==> flow/design.v <==
module traffic_light (clk, rst, pass, R, G, Y);
input clk, rst, pass;
output reg R;
output reg G;
output reg Y;
reg [2:0] state;  
reg [10:0] cycle;  
always@(posedge clk or posedge rst) begin  
  if (rst) begin
      R <= 0;
      G <= 1;
      Y <= 0;
      state <= 3'd0;
      cycle <= 11'd1;
  end
  else if (pass) begin
      if (state != 3'd0) begin
        R <= 0;
        G <= 1;
        Y <= 0;
        state <= 3'd0;
        cycle <= 11'd1;
      end
      else cycle <= cycle + 11'd1;
  end
  else begin
    cycle <= cycle + 11'd1;
    if (state == 3'd0) begin  
      R <= 0;
      G <= 1;
      Y <= 0;
      if (cycle == 11'd1023) begin
        state <= 3'd1;
        cycle <= 11'd0;
      end
    end
    else if (state == 3'd1) begin  
      R <= 0;
      G <= 0;
      Y <= 0;
      if (cycle == 11'd127) begin
        state <= 3 'd2;
        cycle <= 11'd0;
      end
    end
    else if (state == 3'd2) begin  
      R <= 0;
      G <= 1;
      Y <= 0;
      if (cycle == 11'd127) begin
        state <= 3'd3;
        cycle <= 11'd0;
      end
    end
    else if (state == 3'd3) begin  
      R <= 0;
      G <= 0;
      Y <= 0;
      if (cycle == 11'd127) begin
        state <= 3'd4;
        cycle <= 11'd0;
      end
    end
    else if (state == 3'd4) begin  
      R <= 0;
      G <= 1;
      Y <= 0;
      if (cycle == 11'd127) begin
        state <= 3'd5;
        cycle <= 11'd0;
      end
    end
    else if (state == 3'd5) begin  
      R <= 0;
      G <= 0;
      Y <= 1;
      if (cycle == 11'd511) begin
        state <= 3'd6;
        cycle <= 11'd0;
      end
    end
    else if (state == 3'd6) begin  
      R <= 1;
      G <= 0;
      Y <= 0;
      if (cycle == 11'd1023) begin
        state <= 3'd0;
        cycle <= 11'd0;
      end
    end
  end
end
endmodule
==> From RTL to reports: traffic_light <==
Tool output for the design above, in the order of the flow.
Lines are those of the file above, counted from 1.
Operators carry their Yosys type and port widths (W data, S select, Z words).
Library cell names are shortened.
{ "design": {"design": "traffic_light", "clock_port": "clk", "cell_library": "sky130hd", "corner": "tt_025C_1v80"} }

==> After elaboration <==
Source: Yosys, flattened and elaborated, memories not mapped. Widths are those after wreduce. Registers that Yosys merges into a memory's read port (data or address) are not register bits. Print and check cells do not count. Equal cells are merged and count once.
{ "bits": {"register_bits": 17, "inputBits": 3} }
{ "classes": {"eq_ne": 16, "muxes": 53, "n_reduce_logical": 6, "add_sub_neg": 1} }
{ "op_table": {"columns": ["op", "n"], "rows": [
  ["$mux W11", 12],
  ["$mux W3", 16],
  ["$mux W1", 25],
  ["$ne A4 B3 Y1 const B", 4],
  ["$add A11 B1 Y11 const B", 1],
  ["$eq A11 B10 Y1 const B", 1],
  ["$eq A11 B7 Y1 const B", 1],
  ["$eq A11 B9 Y1 const B", 1],
  ["$eq A3 B3 Y1 const B", 3],
  ["$reduce_and A9 Y1", 1],
  ["$ne A8 B7 Y1 const B", 1],
  ["$reduce_bool A8 Y1", 1],
  ["$reduce_bool A7 Y1", 1],
  ["$eq A3 B2 Y1 const B", 2],
  ["$eq A3 B1 Y1 const B", 1],
  ["$ne A3 B2 Y1 const B", 1],
  ["$logic_not A3 Y1", 1],
  ["$reduce_bool A3 Y1", 1],
  ["$ne A2 B1 Y1 const B", 1],
  ["$reduce_and A2 Y1", 1]
]} }

==> Logic depth <==
Longest topological path by Yosys (ltp), each cell counted once; first at word level (registers and memories cut), then after technology mapping (sequential cells cut; the memories' decode and read muxes count).
{ "depth": {"depth_word": 10, "abc_area": 0, "depth_mapped": 6, "depth_no_buf": 5} }

==> After synthesis <==
Source: synth_stat.txt of the flow (Yosys; design flattened, memories mapped). It holds for the ABC_AREA given above (unset counts as 0); a run with the other value may have another netlist.
Totals and module areas in this step are rounded.
{ "synth_totals": {"cell_count": 127, "n_buf": 9, "ffs": 17, "yosys_area_um2": 1170} }
{ "types": {"columns": ["type", "n", "area_total_um2"], "rows": [
  ["dfrtp_1", 15, 375.36],
  ["a21oi_1", 13, 65.062],
  ["dfstp_2", 2, 52.55],
  ["nand3_1", 9, 45.043],
  ["xnor2_1", 5, 43.792],
  ["o2111ai_1", 4, 35.034],
  ["and3_1", 5, 31.28],
  ["nand4_1", 5, 31.28],
  ["a221oi_4", 1, 26.275],
  ["inv_1", 7, 26.275],
  ["o2111ai_4", 1, 26.275],
  ["xor2_1", 3, 26.275],
  ["buf_2", 5, 25.024],
  ["a22oi_1", 3, 22.522],
  ["nand2_1", 6, 22.522],
  ["nor2_1", 6, 22.522],
  ["nor3_1", 4, 20.019],
  ["a31oi_1", 3, 18.768]
]} }
Not listed: further types 24, cells in them 30.

==> Timing after synthesis <==
Source: OpenSTA report_checks on the synthesized netlist (no wires, ideal clock, input and output delay 20% of the period each), path of least setup slack; recovery checks are left aside. Register names are those of the netlist, which keeps one name where synthesis merged equal registers.
{ "synth_timing": {"path_type": "register to register", "from": "register cycle[0]", "to": "register cycle[2]", "required_ns": 1.547, "setup_ns": 0.133, "slack_ns": -0.019, "path_stages": 7, "n_path_buf": 1, "t_arrival_ns": 1.565, "path_delay_ns": 1.698, "period_ns": 1.68, "t_first_pin_ns": 0.000, "period_less_setup_slack_ns": 1.699} }
"path_delay_ns" is the arrival time less input delay plus setup time.
"path_stages": output pins that drive a net of the path, with the launching flip-flop's if there is one; two outputs of one cell count as two.
"period_less_setup_slack_ns" = period - worst setup slack (recovery checks aside). The figure is calculated, with input and output delays left at 20% of the set period.
The rows between start and end are the longest chain of elaborated cells between them; the timing report does not say that the signal goes this way. Where chains are equally long, one stands for them.
A line is the first line of the expression or statement that the cell stems from. Yosys adds cells for indexed reads and writes and turns some case tables into memories.
At most two assigning lines are given for a register; there are more.
{ "synth_between": {"path_cell_list": "dfstp_2 -> ha_1 -> and4b_4 -> buf_6 -> a31oi_1 -> o2111ai_4 -> a21oi_1", "elab_chain_cells": 10} }
{ "synth_lines": {"columns": ["item", "line", "rtl"], "rows": [
  ["from (decl)", 7, "reg [10:0] cycle;"],
  ["from (assign)", 24, "else cycle <= cycle + 11'd1;"],
  ["from (assign)", 27, "cycle <= cycle + 11'd1;"],
  ["$add A11 B1 Y11", 27, null],
  ["$mux W11", 86, "if (cycle == 11'd1023) begin"],
  ["$mux W11", 82, "else if (state == 3'd6) begin"],
  ["$mux W11", 73, "else if (state == 3'd5) begin"],
  ["$mux W11", 64, "else if (state == 3'd4) begin"],
  ["$mux W11", 55, "else if (state == 3'd3) begin"],
  ["$mux W11", 46, "else if (state == 3'd2) begin"],
  ["$mux W11", 37, "else if (state == 3'd1) begin"],
  ["$mux W11", 28, "if (state == 3'd0) begin"],
  ["$mux W11", 16, "else if (pass) begin"],
  ["to (assign)", 24, null],
  ["to (assign)", 27, null],
  ["to (decl)", 7, null]
]} }

==> Worst path after layout <==
From the final timing report of entry A: the path of least setup slack in the routed layout; clock arrival at registers is part of the times.
{ "layout_timing": {"path_type": "register to register", "from": "register cycle[0]", "to": "register cycle[4]", "setup_ns": 0.11, "n_path_buf": 1, "t_first_pin_ns": 0.25, "slack_ns": 0.46, "period_ns": 2.25, "required_ns": 2.39, "t_arrival_ns": 1.93, "path_stages": 7} }
The rows between start and end are the longest chain of elaborated cells between them; the timing report does not say that the signal goes this way. Where chains are equally long, one stands for them.
At most two assigning lines are given for a register; there are more.
{ "layout_between": {"path_cell_list": "dfstp_2 -> ha_4 -> and4b_4 -> a32oi_2 -> a221oi_4 -> buf_6 -> a21oi_2", "elab_chain_cells": 10} }
{ "layout_lines": {"columns": ["item", "line", "rtl"], "rows": [
  ["from (decl)", 7, "reg [10:0] cycle;"],
  ["from (assign)", 24, "else cycle <= cycle + 11'd1;"],
  ["from (assign)", 27, "cycle <= cycle + 11'd1;"],
  ["$add A11 B1 Y11", 27, null],
  ["$mux W11", 86, "if (cycle == 11'd1023) begin"],
  ["$mux W11", 82, "else if (state == 3'd6) begin"],
  ["$mux W11", 73, "else if (state == 3'd5) begin"],
  ["$mux W11", 64, "else if (state == 3'd4) begin"],
  ["$mux W11", 55, "else if (state == 3'd3) begin"],
  ["$mux W11", 46, "else if (state == 3'd2) begin"],
  ["$mux W11", 37, "else if (state == 3'd1) begin"],
  ["$mux W11", 28, "if (state == 3'd0) begin"],
  ["$mux W11", 16, "else if (pass) begin"],
  ["to (assign)", 24, null],
  ["to (assign)", 27, null],
  ["to (decl)", 7, null]
]} }

Wiki page: traffic_light / flow data

2 stored runs of traffic_light in the flow (synthesis by Yosys, layout by OpenROAD, sky130hd cells), in arbitrary order. Constraints: input delay and output delay 20% of the set period each, output load 0.01 pF.
"clock_period_reached_ns" means the clock period less the worst setup slack. The figure is calculated, with input and output delays left at 20% of the set period.
By "worst_path_ns" is meant the share of the clock period that the worst setup path is allowed (20% is reserved at inputs, 20% at outputs), minus its slack. Clock arrival times at its registers enter into it.
By "final_power_uw" is meant OpenSTA's value without simulated activity: inputs other than the clock are taken to toggle once in ten clock periods, and the tool carries that through the logic.
Measured values are rounded.
[
  {
    "run": "entry A",
    "settings": { "period_ns": 2.25, "CORE_UTILIZATION": 18, "SETUP_SLACK_MARGIN": 0.64, "PLACE_DENSITY_LB_ADDON": 0.06, "CORE_ASPECT_RATIO": 0.76, "CORE_MARGIN": 10, "CELL_PAD_IN_SITES_DETAIL_PLACEMENT": 2, "TNS_END_PERCENT": 55, "GPL_TIMING_DRIVEN": 1, "GPL_ROUTABILITY_DRIVEN": 1, "CAP_MARGIN": 15, "MIN_ROUTING_LAYER": "met2", "SLEW_MARGIN": 20 },
    "results": { "final_power_uw": 1130, "yosys_chip_area_um2": 1170, "finalCellArea_um2": 1540, "final_util_pct": 24.6, "final_setup_tns_ns": 0.000, "setup_worst_slack_ns": 0.465, "clock_period_reached_ns": 1.785, "design.die.area_um2": 10200, "worst_path_ns": 1.79, "critical_path_type": "register to register" }
  },
  {
    "run": "entry B",
    "settings": { "period_ns": 1.78, "CORE_UTILIZATION": 32, "SETUP_SLACK_MARGIN": 0.16, "PLACE_DENSITY_LB_ADDON": 0.23, "CORE_MARGIN": 2, "TNS_END_PERCENT": 65, "ABC_AREA": 1, "CAP_MARGIN": 35, "SLEW_MARGIN": 0, "MIN_ROUTING_LAYER": "met2", "MAX_ROUTING_LAYER": "met5" },
    "results": { "final_power_uw": 1980, "yosys_chip_area_um2": 1220, "finalCellArea_um2": 1490, "final_util_pct": 40.7, "final_setup_tns_ns": 0.000, "setup_worst_slack_ns": 0.164, "clock_period_reached_ns": 1.616, "design.die.area_um2": 4320, "worst_path_ns": 1.62, "critical_path_type": "register to register" }
  }
]
